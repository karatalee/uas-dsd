==> flow/design.v <==
module regfile (readreg1,readreg2,writereg,data,clk,clr,op,read1,read2);
	input clk,clr,op;
	input [2:0] readreg1, readreg2, writereg;
	input [7:0] data;
	output [7:0] read1, read2;
	reg [7:0] registerfile [2:0];  
	integer i;
	always @(negedge clk)  
	begin 
		if(op == 1)  
			registerfile[writereg] <= data;  
		else if(op == 0)  
		begin
			read1 = registerfile[readreg1];  
			read2 = registerfile[readreg2];  
		end
		if(clr == 1)  
			for(i = 0; i <= 3; i = i + 1)  
			begin
				registerfile[i] <= 8'b0;
			end
	end
endmodule
* From RTL to reports: regfile
What the tools print for regfile, step after step.
Lines are those of the file above, counted from 1.
Cell names lack the library's common part.
The mark - stands for no value.
- Top :: regfile
- Clock :: clk
- Library :: sky130hd
- Library corner :: tt_025C_1v80

* Word-level counts
Counts by Yosys on the flattened word-level netlist (proc, flatten, opt, wreduce; memories kept). Register bits leave out memories and registers merged into their read ports (data or address); mux counts leave out enables and synchronous resets folded into registers. Print and check cells are left out.
Memory sizes are those after Yosys's memory passes, which may raise the word count (mostly to a power of two), join words into wider ones and drop unused or constant bits.
- Reduce/logical cells :: 2
- Muxes and demuxes :: 4
** Operators with widths (number)
- 8-bit two-way mux :: 1
- 1-bit zero test :: 2
- 2-bit two-way mux :: 1
- 1-bit two-way mux :: 2
- Memories kept :: 1
- Flip-flop bits (word level) :: 0
- Output and inout bits :: 16
- RAM bits :: 32
- Elaborated cells :: 7
** Memory list
- registerfile :: depth 4, width 8, RTL line 6 : reg [7:0] registerfile [2:0];

* Logic depth
Depth = most cells in a row (Yosys ltp): at word level without a register or memory, in the mapped netlist without a sequential cell, where the memories' decode and read muxes count.
- Depth after elaboration :: 1
- ABC_AREA :: 0
- Gate-level depth with buffers :: 3

* After synthesis
Yosys stat after the flow's synthesis: flattened, memories mapped to cells. It holds for the ABC_AREA given above (unset counts as 0); a run with the other value may have another netlist.
** Cell types
- dfxtp_1 :: number 32, area in all 640.614 um^2
- edfxtp_1 :: number 16, area in all 480.461 um^2
- mux4_2 :: number 16, area in all 360.346 um^2
- mux2i_1 :: number 32, area in all 320.307 um^2
- nand2b_1 :: number 40, area in all 250.24 um^2
- clkbuf_1 :: number 6, area in all 22.522 um^2
- buf_2 :: number 3, area in all 15.014 um^2
- nand3b_1 :: number 2, area in all 15.014 um^2
- buf_6 :: number 1, area in all 11.261 um^2
- and3b_1 :: number 1, area in all 8.758 um^2
- or3b_1 :: number 1, area in all 8.758 um^2
- buf_1 :: number 2, area in all 7.507 um^2
- inv_1 :: number 2, area in all 7.507 um^2
- and3_1 :: number 1, area in all 6.256 um^2
- nand3_1 :: number 1, area in all 5.005 um^2
- Cell area after synthesis :: 2159.6 um^2
- Flip-flop cells :: 48
- Buffer cells :: 12
- Cell count :: 156

Subject: flow runs of regfile

Hi,

Module regfile, platform sky130hd: 2 stored runs of the flow (Yosys, OpenROAD) with differing settings, in no particular order. Input and output delays are each 20% of the period that was set; the output load is 0.01 pF.
"overall power" is the tool's figure for a default switching activity; nothing was simulated.

* Stored run 1
** Files
==> flow/run.sh <==
#!/bin/bash
# the make line also repeats the synthesis and layout settings of config.mk as NAME=value (left out here)
make -C /OpenROAD-flow-scripts/flow DESIGN_CONFIG=/design/flow/config.mk WORK_HOME=/design/flow/orfs CLKGATE_MAP_FILE= finish
==> flow/config.mk <==
export PLATFORM = sky130hd
export DESIGN_NAME = regfile
export DESIGN_NICKNAME = regfile
export VERILOG_FILES = /design/flow/design.v
export SDC_FILE = /design/flow/constraint.sdc
export NUM_CORES = 4
export LEC_CHECK = 0
export CAP_MARGIN = 20
export CELL_PAD_IN_SITES_DETAIL_PLACEMENT = 0
export CORE_ASPECT_RATIO = 1.07
export CORE_MARGIN = 2
export CORE_UTILIZATION = 43
export CTS_CLUSTER_DIAMETER = 34
export CTS_CLUSTER_SIZE = 73
export GPL_ROUTABILITY_DRIVEN = 0
export MAX_ROUTING_LAYER = met5
export MIN_ROUTING_LAYER = met2
export PLACE_DENSITY_LB_ADDON = 0.16
export SLEW_MARGIN = 20
==> flow/constraint.sdc <==
create_clock -name core_clock -period 4.88 [get_ports {clk}]
set_input_delay 0.9760 -clock core_clock [delete_from_list [all_inputs] [get_ports {clk}]]
set_output_delay 0.9760 -clock core_clock [all_outputs]
set_load 0.01 [all_outputs]
** Results
- Overall power :: 0.0009831 W
- Overall die area :: 5,605.4 um^2
- Utilization in the final report :: 0.607
- Final setup TNS :: 0 ps
- Standard-cell area after layout :: 2,924.1 um^2
- Mapped cell area after synthesis :: 2,159.6 um^2
- Setup slack of the critical path :: 225 ps

* Stored run 2
** Files
==> flow/run.sh <==
#!/bin/bash
# the make line also repeats the synthesis and layout settings of config.mk as NAME=value (left out here)
make -C /OpenROAD-flow-scripts/flow DESIGN_CONFIG=/design/flow/config.mk WORK_HOME=/design/flow/orfs CLKGATE_MAP_FILE= finish
==> flow/config.mk <==
export PLATFORM = sky130hd
export DESIGN_NAME = regfile
export DESIGN_NICKNAME = regfile
export VERILOG_FILES = /design/flow/design.v
export SDC_FILE = /design/flow/constraint.sdc
export NUM_CORES = 4
export LEC_CHECK = 0
export CAP_MARGIN = 0
export CORE_ASPECT_RATIO = 0.67
export CORE_MARGIN = 7
export CORE_UTILIZATION = 33
export CTS_CLUSTER_DIAMETER = 217
export GPL_ROUTABILITY_DRIVEN = 1
export MIN_ROUTING_LAYER = met1
export PLACE_DENSITY_LB_ADDON = 0.13
export SLEW_MARGIN = 25
export TNS_END_PERCENT = 65
==> flow/constraint.sdc <==
create_clock -name core_clock -period 3.32 [get_ports {clk}]
set_input_delay 0.6640 -clock core_clock [delete_from_list [all_inputs] [get_ports {clk}]]
set_output_delay 0.6640 -clock core_clock [all_outputs]
set_load 0.01 [all_outputs]
** Results
- Overall power :: 0.001439 W
- Overall die area :: 9,050.7 um^2
- Utilization in the final report :: 0.479
- Final setup TNS :: 0 ps
- Standard-cell area after layout :: 2,952.8 um^2
- Mapped cell area after synthesis :: 2,159.6 um^2
- Setup slack of the critical path :: 39 ps

Regards
